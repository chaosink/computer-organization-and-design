==> flow/design.v <==
`timescale 1ns / 1ps
module division_signed_32(clock, start, operand1, operand2, result, finish, illegal);  
	input clock;  
	input start;  
	input [31:0] operand1, operand2;  
	output reg [63:0] result;  
	output reg finish;  
	output illegal;  
	reg [63:0] temp_operand1, temp_operand2;  
	reg [5:0] step;  
	reg [31:0] op1_u, op2_u;  
	reg [63:0] sub_result;  
	always @(posedge clock) begin  
		if(start) begin
			op1_u = operand1[31] ? (operand1 ^ 32'hFFFFFFFF) + 1 : operand1;  
			op2_u = operand2[31] ? (operand2 ^ 32'hFFFFFFFF) + 1 : operand2;
			temp_operand1 = op1_u;  
			temp_operand2 = {op2_u, 32'b0};  
			finish = 0;  
			step = 0;  
		end
		if(step == 32) begin  
			sub_result = temp_operand1;  
			result[31:0] = (operand1[31] ^ operand2[31]) ? (sub_result[31:0] ^ 32'hFFFFFFFF) + 1 : sub_result[31:0];
			result[63:32] = operand1[31] ? (sub_result[63:32] ^  32'hFFFFFFFF) + 1 : sub_result[63:32];
			finish = 1;  
		end else begin  
			temp_operand1 = temp_operand1 << 1;  
			if (temp_operand1 >= temp_operand2) temp_operand1 = temp_operand1 - temp_operand2 + 1;
			step = step + 1;  
		end
	end
	assign illegal = (operand2 == 0) ? 1 : 0;  
endmodule
# Step by step through the tools: division_signed_32
# Tool output for the design above, in the order of the flow.
# Lines are those of the file above, counted from 1.
# Operators: Yosys type, input widths -> output width; for muxes data width and select width s.
# Library cell names are shortened.
# The mark n/a stands for no value.
# inputs
design	division_signed_32
clock	clock
lib	sky130hd
lib_corner	tt_025C_1v80

# Word level
# Counts by Yosys on the flattened word-level netlist (proc, flatten, opt, wreduce; memories kept). Register bits leave out memories and registers merged into their read ports (data or address); mux counts leave out enables and synchronous resets folded into registers. Print and check cells are left out. Cells with the same type and inputs are merged into one.
# word_totals
clocked_rd_ports_x_width	0
ramBits	0
latch_bits	0
word_cells	32
reg_bits	199
mem_bits_ro	0
memories	0
output_inout_bits	66
in_bits	66
# classes
multipliers	0
muxes	11
n_div	0
shifts	0
n_addsub	7
n_eq	1
n_logic	5
reduce_logical	1
compare	1
# ops
cell	count
$mux 64	4
$add 32x1->32 const B	4
$not 32->32	4
$mux 32	4
$add 64x1->64 const B	1
$sub 64x64->64	1
$ge 64x64->1	1
$logic_not 32->1	1
$mux 6	2
$add 6x1->6 const B	1
$eq 6x6->1 const B	1
$xor 1x1->1	1
$mux 1	1

# Depth
# Longest topological path by Yosys (ltp), each cell counted once; first at word level (registers and memories cut), then after technology mapping (sequential cells cut; the memories' decode and read muxes count).
# depth
word_depth	8
ABC_AREA	0
ltp_mapped	23
depth_no_buf	22

# Mapped cells and area
# The flow's flattened synthesis, as Yosys stat reports it; memories are mapped. The netlist is that of the ABC_AREA named above (0 if unset); the other value can give another one.
# Totals and module areas in this step are rounded.
# types
type	count	type_area_um2
dfxtp_1	135	2.7E+03
edfxtp_1	64	1.92E+03
ha_1	134	1.68E+03
xnor2_1	99	867.082
a21oi_1	172	860.826
nor2_1	190	713.184
nand2_1	185	694.416
fa_1	32	640.614
o21ai_0	124	620.595
xor2_1	69	604.33
inv_1	158	593.069
a21o_1	53	397.882
nor2b_1	35	218.96
clkbuf_1	58	217.709
or3_1	26	162.656
o31ai_1	21	157.651
mux2i_1	15	150.144
nor3_1	29	145.139
# Other cell types: 66; their cells: 317.
# synth_totals
stdcells	1916
synth_area_um2	15700
flip_flops	199
n_buf	80

# Worst setup path after synthesis
# Source: OpenSTA report_checks on the synthesized netlist (no wires, ideal clock, input and output delay 20% of the period each), path of least setup slack; recovery checks are left aside. Register names are those of the netlist, which keeps one name where synthesis merged equal registers.
# synth_path
kind	input port to flip-flop
from	in operand1[7]
to	reg temp_operand1[60]
setup_slack_ns	0.028
path_buffers	2
delay_ns	5.005
required_ns	6.220
period_ns	6.29
arrival_time_ns	6.193
driving_pins	20
input_delay_ns	1.258
launch_ns	1.258
synth_period_reached_ns	6.262
# "delay_ns" is the arrival time less input delay plus setup time.
# "driving_pins": output pins that drive a net of the path, with the launching flip-flop's if there is one; two outputs of one cell count as two.
# "synth_period_reached_ns" is the clock period less the worst setup slack; recovery checks do not enter. This is arithmetic on one report: input and output delays are still those of the set period (20% each).
# Between the ends stands the longest chain of elaborated cells between them, by number of cells; it is not shown to be the way that was timed. Of several equally long chains one is given.
# Each line given opens the expression or statement behind the cell; cells for indexed reads and writes are added by Yosys, which also makes memories of some case tables.
# At most two assigning lines are given for a register; there are more.
# synth_via
cell_sequence	or4_1 > buf_2 > or4_4 > or3_1 > nand2_1 > xor2_1 > a21o_1 > inv_2 > ha_1 > ha_1 > clkbuf_1 > nand4_1 > or4_1 > a31oi_1 > o211a_1 > o31ai_1 > a211o_1 > a21boi_0 > mux2_2 > a21oi_1
elab_chain_cells	8
cells_between	9
lines_between	4
cone_classes	3 x add/sub; 1 x compare; 4 x mux; 1 x logic
# synth_lines
item	line_no	source
start: declaration	5	input [31:0] operand1, operand2;
$not 32->32	n/a
$add 32x1->32	15	op1_u = operand1[31] ? (operand1 ^ 32'hFFFFFFFF) + 1 : operand1;
$mux 32	15
$mux 64	14	if(start) begin
$sub 64x64->64	29	if (temp_operand1 >= temp_operand2) temp_operand1 = temp_operand1 - temp_operand2 + 1;
$add 64x1->64	29
$mux 64	29
$mux 64	22	if(step == 32) begin
end: assignment	17	temp_operand1 = op1_u;
end: assignment	28	temp_operand1 = temp_operand1 << 1;
end: declaration	9	reg [63:0] temp_operand1, temp_operand2;

# Path in the finished layout
# Path of least setup slack in the final report of entry A (OpenROAD, finished layout, wires in). Where an end is a register, its clock arrival counts in the times.
# layout_path
kind	input port to flip-flop
from	in operand1[7]
to	reg temp_operand1[60]
required_ns	7.08
setup_slack_ns	0.25
period_ns	6.67
path_buffers	1
input_delay_ns	1.33
launch_ns	1.33
arrival_time_ns	6.83
driving_pins	18
# Between the ends stands the longest chain of elaborated cells between them, by number of cells; it is not shown to be the way that was timed. Of several equally long chains one is given.
# At most two assigning lines are given for a register; there are more.
# layout_via
cell_sequence	clkdlybuf4s50_1 > or4_4 > or4_4 > o41ai_2 > xnor2_1 > mux2i_4 > inv_1 > ha_1 > fa_1 > nand4_1 > or4_1 > a31oi_2 > o211a_1 > o31ai_2 > a211o_1 > a21boi_1 > mux2_2 > a21oi_1
elab_chain_cells	8
cells_between	9
lines_between	4
cone_classes	3 x add/sub; 1 x compare; 4 x mux; 1 x logic
# layout_lines
item	line_no	source
start: declaration	5	input [31:0] operand1, operand2;
$not 32->32	n/a
$add 32x1->32	15	op1_u = operand1[31] ? (operand1 ^ 32'hFFFFFFFF) + 1 : operand1;
$mux 32	15
$mux 64	14	if(start) begin
$sub 64x64->64	29	if (temp_operand1 >= temp_operand2) temp_operand1 = temp_operand1 - temp_operand2 + 1;
$add 64x1->64	29
$mux 64	29
$mux 64	22	if(step == 32) begin
end: assignment	17	temp_operand1 = op1_u;
end: assignment	28	temp_operand1 = temp_operand1 << 1;
end: declaration	9	reg [63:0] temp_operand1, temp_operand2;

# 2 stored runs of division_signed_32 in the flow (synthesis by Yosys, layout by OpenROAD, sky130hd cells), in arbitrary order. Constraints: input delay and output delay 20% of the set period each, output load 0.01 pF.
# "timing.achieved_period_ns": clock period set for the run, less the worst setup slack. It is reckoned from that one timing run; input and output delays stay at 20% of the period that was set.
# "power.total_mw" rests on the timing tool's default activity at the inputs, not on a simulated workload.
# Results are given in rounded form.
# Settings: n/a = not set for that run.
# Among the results, n/a means that no value is shown for the run.
stored run	period_ns	SETUP_SLACK_MARGIN	CAP_MARGIN	CORE_MARGIN	CORE_UTILIZATION	SLEW_MARGIN	PLACE_DENSITY_LB_ADDON	CELL_PAD_IN_SITES_DETAIL_PLACEMENT	TNS_END_PERCENT	CTS_CLUSTER_DIAMETER	MIN_ROUTING_LAYER	power.total_mw	worstSetupSlack_ns	synth_area_um2	post_route_stdcell_area_um2	fin_tns_ns	final_die_area_um2	holdWs_ns	timing.achieved_period_ns
entry A	6.67	0.04	20	2	40	20	n/a	n/a	n/a	n/a	n/a	6.351	0.247	15700	19710	0.000	40840	0.446	6.423
entry B	6.29	n/a	20	2	71	20	0.05	1	75	55	met1	n/a	n/a	n/a	n/a	n/a	n/a	n/a	n/a
# Entry B: did not finish, placement stopped with DPL-0033
